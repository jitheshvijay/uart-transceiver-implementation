==> flow/design.v <==
module binary_to_7seg #(
    parameter COMMON_ANODE = 1   
)(
    input  logic [3:0] binary_in,     
    output logic [6:0] seg_out        
);
    always_comb begin
        case (binary_in)
            4'd0: seg_out = 7'b1000000;   
            4'd1: seg_out = 7'b1111001;   
            4'd2: seg_out = 7'b0100100;   
            4'd3: seg_out = 7'b0110000;   
            4'd4: seg_out = 7'b0011001;   
            4'd5: seg_out = 7'b0010010;   
            4'd6: seg_out = 7'b0000010;   
            4'd7: seg_out = 7'b1111000;   
            4'd8: seg_out = 7'b0000000;   
            4'd9: seg_out = 7'b0010000;   
            default: seg_out = 7'b1111111;  
        endcase
        if (!COMMON_ANODE) begin
            seg_out = ~seg_out;
        end
    end
endmodule
`timescale 1ns/1ps
module display_controller #(
  parameter bit     COMMON_ANODE = 1,      
  parameter integer NUM_DIGITS   = 4,      
  parameter integer REFRESH_HZ   = 1000,   
  parameter integer CLOCK_HZ     = 50_000_000
)(
  input  logic        clk,
  input  logic        rstn,
  input  logic [3:0]  hex0,
  input  logic [3:0]  hex1,
  input  logic [3:0]  hex2,
  input  logic [3:0]  hex3,
  output logic [6:0]  seg,       
  output logic [3:0]  an         
);
  localparam integer TICKS_PER_DIGIT = CLOCK_HZ / (REFRESH_HZ * (NUM_DIGITS > 0 ? NUM_DIGITS : 1));
  logic [$clog2(TICKS_PER_DIGIT+1)-1:0] tick_cnt;
  logic [1:0]                            mux_sel;  
  always_ff @(posedge clk or negedge rstn) begin
    if (!rstn) begin
      tick_cnt <= '0;
      mux_sel  <= 2'd0;
    end else begin
      if (tick_cnt == TICKS_PER_DIGIT-1) begin
        tick_cnt <= '0;
        mux_sel  <= mux_sel + 2'd1;
      end else begin
        tick_cnt <= tick_cnt + 1'b1;
      end
    end
  end
  logic [3:0] cur_nibble;
  always_comb begin
    unique case (mux_sel)
      2'd0: cur_nibble = hex0;
      2'd1: cur_nibble = hex1;
      2'd2: cur_nibble = hex2;
      default: cur_nibble = hex3;
    endcase
  end
  logic [6:0] seg_raw;
  binary_to_7seg #(.COMMON_ANODE(COMMON_ANODE)) u_lut (
    .binary_in(cur_nibble),
    .seg_out(seg_raw)
  );
  assign seg = seg_raw;
  logic [3:0] an_raw;
  always_comb begin
    an_raw = 4'b0000;
    an_raw[mux_sel] = 1'b1;  
  end
  generate
    if (COMMON_ANODE) begin : gen_ca
      assign an = ~an_raw;
    end else begin : gen_cc
      assign an = an_raw;
    end
  endgenerate
endmodule
`timescale 1ns/1ps
module fpga_top #(
  parameter integer CLOCK_FREQ_HZ      = 50_000_000,
  parameter integer BAUD_RATE          = 115200,
  parameter integer CLOCKS_PER_PULSE   = CLOCK_FREQ_HZ / BAUD_RATE,  
  parameter bit     COMMON_ANODE       = 1                           
)(
  input  logic        clk_50mhz,
  input  logic        rstn_btn,          
  input  logic        uart_rx,           
  output logic        uart_tx,           
  output logic [6:0]  seg,               
  output logic [3:0]  an,                
  output logic [7:0]  led                
);
  logic rstn_sync_d, rstn_sync_q;
  always_ff @(posedge clk_50mhz or negedge rstn_btn) begin
    if (!rstn_btn) begin
      rstn_sync_d <= 1'b0;
      rstn_sync_q <= 1'b0;
    end else begin
      rstn_sync_d <= 1'b1;
      rstn_sync_q <= rstn_sync_d;
    end
  end
  wire rstn = rstn_sync_q;
  logic        ready;
  logic        ready_clr;
  logic        tx_busy;
  logic [7:0]  rx_byte;
  logic [3:0]  nibble_in = 4'h0;
  logic        tx_en     = 1'b0;  
  uart #(.CLOCKS_PER_PULSE(CLOCKS_PER_PULSE)) u_uart (
    .data_in(nibble_in),
    .data_en(tx_en),
    .clk(clk_50mhz),
    .rstn(rstn),
    .tx(uart_tx),
    .tx_busy(tx_busy),
    .ready_clr(ready_clr),
    .rx(uart_rx),
    .ready(ready),
    .led_out(led),             
    .display_out()             
  );
  logic [7:0] latched_rx_byte;
  always_ff @(posedge clk_50mhz or negedge rstn) begin
    if (!rstn) begin
      latched_rx_byte <= 8'h00;
    end else if (ready) begin
      latched_rx_byte <= led;  
    end
  end
  always_ff @(posedge clk_50mhz or negedge rstn) begin
    if (!rstn) begin
      ready_clr <= 1'b0;
    end else begin
      ready_clr <= ready;  
    end
  end
  assign led = latched_rx_byte;
  display_controller #(
    .COMMON_ANODE(COMMON_ANODE),
    .NUM_DIGITS(4),                
    .REFRESH_HZ(1000)
  ) u_disp (
    .clk(clk_50mhz),
    .rstn(rstn),
    .hex0(latched_rx_byte[3:0]),    
    .hex1(latched_rx_byte[7:4]),    
    .hex2(4'h0),
    .hex3(4'h0),
    .seg(seg),
    .an(an)
  );
endmodule
module receiver #(
  parameter CLOCKS_PER_PULSE = 16
)(
  input  logic        clk,
  input  logic        rstn,
  input  logic        ready_clr,
  input  logic        rx,
  output logic        ready,
  output logic [7:0]  data_out
);
  enum {RX_IDLE, RX_START, RX_DATA, RX_END} state;
  logic [2:0]                                c_bits;
  logic [$clog2(CLOCKS_PER_PULSE)-1:0]       c_clocks;
  logic [7:0]                                temp_data;
  logic                                      rx_sync;
  always_ff @(posedge clk or negedge rstn) begin
    if (!rstn) begin
      c_clocks  <= '0;
      c_bits    <= '0;
      temp_data <= 8'b0;
      ready     <= 1'b0;
      rx_sync   <= 1'b1;
      state     <= RX_IDLE;
    end else begin
      rx_sync <= rx;
      if (ready_clr) begin
        ready <= 1'b0;
      end
      case (state)
        RX_IDLE: begin
          if (rx_sync == 1'b0) begin
            state    <= RX_START;
            c_clocks <= '0;
          end
        end
        RX_START: begin
          if (c_clocks == (CLOCKS_PER_PULSE/2 - 1)) begin
            state    <= RX_DATA;
            c_clocks <= '0;
            c_bits   <= '0;
          end else begin
            c_clocks <= c_clocks + 1;
          end
        end
        RX_DATA: begin
          if (c_clocks == CLOCKS_PER_PULSE - 1) begin
            c_clocks           <= '0;
            temp_data[c_bits]  <= rx_sync;
            if (c_bits == 3'd7) begin
              state  <= RX_END;
              c_bits <= '0;
            end else begin
              c_bits <= c_bits + 1;
            end
          end else begin
            c_clocks <= c_clocks + 1;
          end
        end
        RX_END: begin
          if (c_clocks == CLOCKS_PER_PULSE - 1) begin
            ready    <= 1'b1;
            state    <= RX_IDLE;
            c_clocks <= '0;
          end else begin
            c_clocks <= c_clocks + 1;
          end
        end
        default: state <= RX_IDLE;
      endcase
    end
  end
  assign data_out = temp_data;
endmodule
module transmitter #(
    parameter CLOCKS_PER_PULSE = 16
)(
    input  logic        clk,
    input  logic        rstn,
    input  logic [7:0]  data_in,
    input  logic        data_en,
    output logic        tx,
    output logic        tx_busy
);
    typedef enum logic [2:0] {
        IDLE,
        START,
        DATA,
        STOP
    } state_t;
    state_t current_state, next_state;
    logic [7:0]  data_reg;
    logic [3:0]  bit_counter;
    logic [15:0] clk_counter;
    logic        bit_timer_done;
    always_ff @(posedge clk or negedge rstn) begin
        if (!rstn) begin
            clk_counter <= 0;
        end else begin
            if (current_state == IDLE) begin
                clk_counter <= 0;
            end else if (clk_counter == CLOCKS_PER_PULSE - 1) begin
                clk_counter <= 0;
            end else begin
                clk_counter <= clk_counter + 1;
            end
        end
    end
    assign bit_timer_done = (clk_counter == CLOCKS_PER_PULSE - 1);
    always_ff @(posedge clk or negedge rstn) begin
        if (!rstn) begin
            current_state <= IDLE;
        end else begin
            current_state <= next_state;
        end
    end
    always_comb begin
        next_state = current_state;
        case (current_state)
            IDLE: begin
                if (data_en) begin
                    next_state = START;
                end
            end
            START: begin
                if (bit_timer_done) begin
                    next_state = DATA;
                end
            end
            DATA: begin
                if (bit_timer_done && bit_counter == 7) begin
                    next_state = STOP;
                end
            end
            STOP: begin
                if (bit_timer_done) begin
                    next_state = IDLE;
                end
            end
        endcase
    end
    always_ff @(posedge clk or negedge rstn) begin
        if (!rstn) begin
            data_reg <= 0;
        end else if (data_en && current_state == IDLE) begin
            data_reg <= data_in;
        end
    end
    always_ff @(posedge clk or negedge rstn) begin
        if (!rstn) begin
            bit_counter <= 0;
        end else begin
            case (current_state)
                IDLE: begin
                    bit_counter <= 0;
                end
                DATA: begin
                    if (bit_timer_done) begin
                        if (bit_counter == 7) begin
                            bit_counter <= 0;
                        end else begin
                            bit_counter <= bit_counter + 1;
                        end
                    end
                end
                default: begin
                    bit_counter <= bit_counter;
                end
            endcase
        end
    end
    always_comb begin
        case (current_state)
            IDLE: begin
                tx = 1'b1;
            end
            START: begin
                tx = 1'b0;
            end
            DATA: begin
                tx = data_reg[bit_counter];
            end
            STOP: begin
                tx = 1'b1;
            end
            default: begin
                tx = 1'b1;
            end
        endcase
    end
    assign tx_busy = (current_state != IDLE);
endmodule
module uart #(
  parameter CLOCKS_PER_PULSE = 5208
)(
  input logic [3:0] data_in,
  input logic data_en,
  input logic clk,
  input logic rstn,
  output logic tx,
  output logic tx_busy,
  input logic ready_clr,
  input logic rx,
  output logic ready,
  output logic [7:0] led_out,
  output logic [6:0] display_out
);
  logic [7:0] data_input; 
  logic [7:0] data_output;
  transmitter #(.CLOCKS_PER_PULSE(CLOCKS_PER_PULSE)) uart_tx (
    .data_in(data_input),
    .data_en(data_en),
    .clk(clk),
    .rstn(rstn),
    .tx(tx),
    .tx_busy(tx_busy)
  );
  receiver #(.CLOCKS_PER_PULSE(CLOCKS_PER_PULSE)) uart_rx (
    .clk(clk),
    .rstn(rstn),
    .ready_clr(ready_clr),
    .rx(rx),
    .ready(ready),
    .data_out(data_output)
  );
  binary_to_7seg converter (
    .binary_in(data_output[3:0]),
    .seg_out(display_out)
  );
  assign data_input = {4'b0, data_in};
  assign led_out = data_output[7:0];
endmodule
== From RTL to reports: fpga_top ==
What the tools print for fpga_top, step after step.
Line numbers count from 1 in the design file above.
Cell names lack the library's common part.
Not given: -

* Top module: fpga_top
* Clock: clk_50mhz
* Cell library: sky130hd
* Library corner: tt_025C_1v80

== Word-level counts ==
Source: Yosys, flattened and elaborated, memories not mapped. Widths are those after wreduce. Registers that Yosys merges into a memory's read port (data or address) are not register bits. Print and check cells do not count. Equal cells are merged and count once.
Memory sizes are those after Yosys's memory passes, which may raise the word count (mostly to a power of two), join words into wider ones and drop unused or constant bits.

* Bits in registers: 41
* Memory bits (read-only): 112
* Memory cells: 1
* Bits of input ports: 3
* Output and inout port bits: 20
* Word-level cells: 43

{| class="wikitable"
|+ Memories
! name !! words !! bits a word !! read ports !! wr ports !! line !! RTL
|-
| (no name shown) || 16 || 7 || 1 || 0 || 8 || <nowiki>case (binary_in)</nowiki>
|}

* Add/sub/neg operators: 5
* Equal/unequal tests: 10
* Shift-type cells: 2
* Multiplexer cells: 11
* Bitwise logic cells: 1
* Reduce/logical cells: 6

{| class="wikitable"
|+ Operators by type and width
! operator !! count
|-
| 2-to-1 mux 16 bit || 2
|-
| adder 16 x 1 -> 16 bit (second input constant) || 1
|-
| equality test 16 x 9 -> 1 bit (second input constant) || 1
|-
| adder 14 x 1 -> 14 bit (second input constant) || 1
|-
| equality test 14 bit (second input constant) || 1
|-
| 2-to-1 mux 14 bit || 1
|-
| case mux 3 bit (select 3 bit) || 1
|-
| 2-to-1 mux 3 bit || 3
|-
| inequality test 2 bit (second input constant) || 4
|-
| indexed select 8 x 4 -> 1 bit (first input constant) || 1
|-
| case mux 4 bit (select 2 bit) || 1
|-
| 2-to-1 mux 4 bit || 2
|-
| equality test 3 x 2 -> 1 bit (second input constant) || 2
|-
| variable shift 1 x 3 -> 4 bit (first input constant) || 1
|-
| adder 4 x 1 -> 4 bit (second input constant) || 1
|-
| equality test 4 x 3 -> 1 bit (second input constant) || 1
|-
| inverter 4 bit || 1
|-
| AND reduction 4 bit || 1
|-
| negation 2 -> 3 bit || 1
|-
| equality test 3 x 1 -> 1 bit (second input constant) || 1
|-
| logical NOT 3 bit || 1
|-
| nonzero test 3 bit || 1
|-
| adder 2 x 1 -> 2 bit (second input constant) || 1
|-
| AND reduction 2 bit || 1
|-
| nonzero test 2 bit || 1
|-
| case mux 1 bit (select 2 bit) || 1
|-
| logical AND 1 bit || 1
|}

== Depth ==
Depth = most cells in a row (Yosys ltp): at word level without a register or memory, in the mapped netlist without a sequential cell, where the memories' decode and read muxes count.

* Depth after elaboration: 4
* ABC_AREA: 0
* Mapped depth: 8
* Depth with buffers taken out: 6

== Mapped cells and area ==
The flow's flattened synthesis, as Yosys stat reports it; memories are mapped. The netlist is that of the ABC_AREA named above (0 if unset); the other value can give another one.
Totals and module areas in this step are rounded.

{| class="wikitable"
|+ Cells by type
! cell !! count !! total area (um2)
|-
| dfrtp_1 || 40 || 1000.96
|-
| xnor2_1 || 18 || 157.651
|-
| buf_4 || 16 || 120.115
|-
| nor2_1 || 29 || 108.854
|-
| ha_1 || 8 || 100.096
|-
| nand2_1 || 19 || 71.318
|-
| xor2_1 || 6 || 52.55
|-
| nand3_1 || 10 || 50.048
|-
| inv_1 || 13 || 48.797
|-
| nand4_1 || 7 || 43.792
|-
| nor4_1 || 6 || 37.536
|-
| mux2i_1 || 3 || 30.029
|-
| o21ai_0 || 6 || 30.029
|-
| dfstp_2 || 1 || 26.275
|-
| and3_1 || 4 || 25.024
|-
| nor3_1 || 3 || 15.014
|-
| and2_1 || 2 || 12.512
|-
| nor2b_1 || 2 || 12.512
|}

Not listed: further types 19, cells in them 22.

* Mapped cells: 215
* Mapped area: 2100 um2
* Mapped flip-flops: 41
* Buffer cells: 19

== Path before layout ==
Source: OpenSTA report_checks on the synthesized netlist (no wires, ideal clock, input and output delay 20% of the period each), path of least setup slack; recovery checks are left aside. Register names are those of the netlist, which keeps one name where synthesis merged equal registers.

* Path kind: register to register
* From: register u_uart.uart_tx.clk_counter[1]
* To: register u_uart.uart_tx.bit_counter[3]
* Period: 1960 ps
* Library setup time: 69 ps
* Launch time at the first pin: 0 ps
* Data arrival time: 1541 ps
* Path slack: 350 ps
* Delay of the path: 1610 ps
* Stages: 7
* Synthesis period reached: 1610 ps

"delay of the path" = arrival - input delay + setup time.
"stages": output pins that drive a net of the path, with the launching flip-flop's if there is one; two outputs of one cell count as two.
"synthesis period reached" = period - worst setup slack (recovery checks aside). The figure is calculated, with input and output delays left at 20% of the set period.
The rows between start and end are the longest chain of elaborated cells between them; the timing report does not say that the signal goes this way. Where chains are equally long, one stands for them.
A line is the first line of the expression or statement that the cell stems from. Yosys adds cells for indexed reads and writes and turns some case tables into memories.
At most two assigning lines are given for a register; there are more.

* Cell sequence: dfrtp_1 -> inv_1 -> ha_1 -> nor3b_1 -> nand4_1 -> or4b_2 -> nand3_1
* Cells in the longest elaborated chain: 3

{| class="wikitable"
|+ Ends and longest elaborated chain, after synthesis
! what !! line !! RTL
|-
| from (decl) || 254 || <nowiki>logic [15:0] clk_counter;</nowiki>
|-
| from (assign) || 258 || <nowiki>clk_counter <= 0;</nowiki>
|-
| from (assign) || 265 || <nowiki>clk_counter <= clk_counter + 1;</nowiki>
|-
| equality test 16 x 9 -> 1 bit || 269 || <nowiki>assign bit_timer_done = (clk_counter == CLOCKS_PER_PULSE - 1);</nowiki>
|-
| 2-to-1 mux 4 bit || 318 || <nowiki>if (bit_timer_done) begin</nowiki>
|-
| case mux 4 bit (select 2 bit) || 313 || <nowiki>case (current_state)</nowiki>
|-
| to (assign) || 322 || <nowiki>bit_counter <= bit_counter + 1;</nowiki>
|-
| to (assign) || 327 || <nowiki>bit_counter <= bit_counter;</nowiki>
|-
| to (decl) || 253 || <nowiki>logic [3:0]  bit_counter;</nowiki>
|}

== Timing after layout ==
Path of least setup slack in the final report of entry A (OpenROAD, finished layout, wires in). Where an end is a register, its clock arrival counts in the times.
The path's times are printed in steps of 10 ps; the period is the one set.

* Path kind: register to output
* From: register u_uart.uart_tx.current_state
* To: output uart_tx
* Period: 2040 ps
* Launch time at the first pin: 280 ps
* Data arrival time: 1390 ps
* Path slack: 240 ps
* Stages: 3

Where an end lacks its bit number, it is one bit of the signal, or one of the new flip-flops if synthesis recoded a state register.

* Cell sequence: dfrtp_1 -> inv_2 -> clkdlybuf4s50_1

{| class="wikitable"
|+ Ends and longest elaborated chain, after layout
! what !! line !! RTL
|-
| from (decl) || 251 || <nowiki>state_t current_state, next_state;</nowiki>
|-
| from (assign) || 272 || <nowiki>current_state <= IDLE;</nowiki>
|-
| from (assign) || 274 || <nowiki>current_state <= next_state;</nowiki>
|-
| to (decl) || 96 || <nowiki>output logic        uart_tx,</nowiki>
|}

Chain of elaborated cells between the ends: none given.

Lab notebook: fpga_top

2 stored runs of fpga_top in the flow (synthesis by Yosys, layout by OpenROAD, sky130hd cells), in arbitrary order. Constraints: input delay and output delay 20% of the set period each, output load 0.01 pF.
"clock period achieved" = clock period - worst setup slack. The figure is calculated, with input and output delays left at 20% of the set period.
By "time used up by the worst setup path" is meant the share of the clock period that the worst setup path is allowed (20% is reserved at inputs, 20% at outputs), minus its slack. Clock arrival times at its registers enter into it.
"time used up by the worst setup path" is given in steps of 10 ps.
Results are given in rounded form.

=== Entry A ===
{| class="wikitable"
! Setting !! Value
|-
| period_ns || 2.04
|-
| SETUP_SLACK_MARGIN || 0.13
|-
| CAP_MARGIN || 20
|-
| CORE_MARGIN || 2
|-
| CORE_UTILIZATION || 40
|-
| SLEW_MARGIN || 20
|-
! Result !! Value
|-
| Worst setup slack after layout || 240 ps
|-
| Clock period achieved || 1795 ps
|-
| Synthesis area || 2100 um2
|-
| Time used up by the worst setup path || 1390 ps
|-
| Kind of the worst setup path || register to output
|-
| Full die area || 5900 um2
|-
| Total negative slack || 0 ps
|-
| Final utilization || 0.45
|}

=== Entry B ===
{| class="wikitable"
! Setting !! Value
|-
| period_ns || 3.33
|-
| CORE_UTILIZATION || 68
|-
| SETUP_SLACK_MARGIN || -0.04
|-
| PLACE_DENSITY || 0.49
|-
| GPL_TIMING_DRIVEN || 1
|-
| GPL_ROUTABILITY_DRIVEN || 0
|-
| CTS_CLUSTER_SIZE || 15
|-
| CTS_CLUSTER_DIAMETER || 132
|-
| CAP_MARGIN || 30
|-
| CORE_MARGIN || 2
|-
| SLEW_MARGIN || 20
|-
! Result !! Value
|-
| Worst setup slack after layout || 1100 ps
|-
| Clock period achieved || 2243 ps
|-
| Synthesis area || 2100 um2
|-
| Time used up by the worst setup path || 1580 ps
|-
| Kind of the worst setup path || register to output
|-
| Full die area || 3600 um2
|-
| Total negative slack || 0 ps
|-
| Final utilization || 0.73
|}
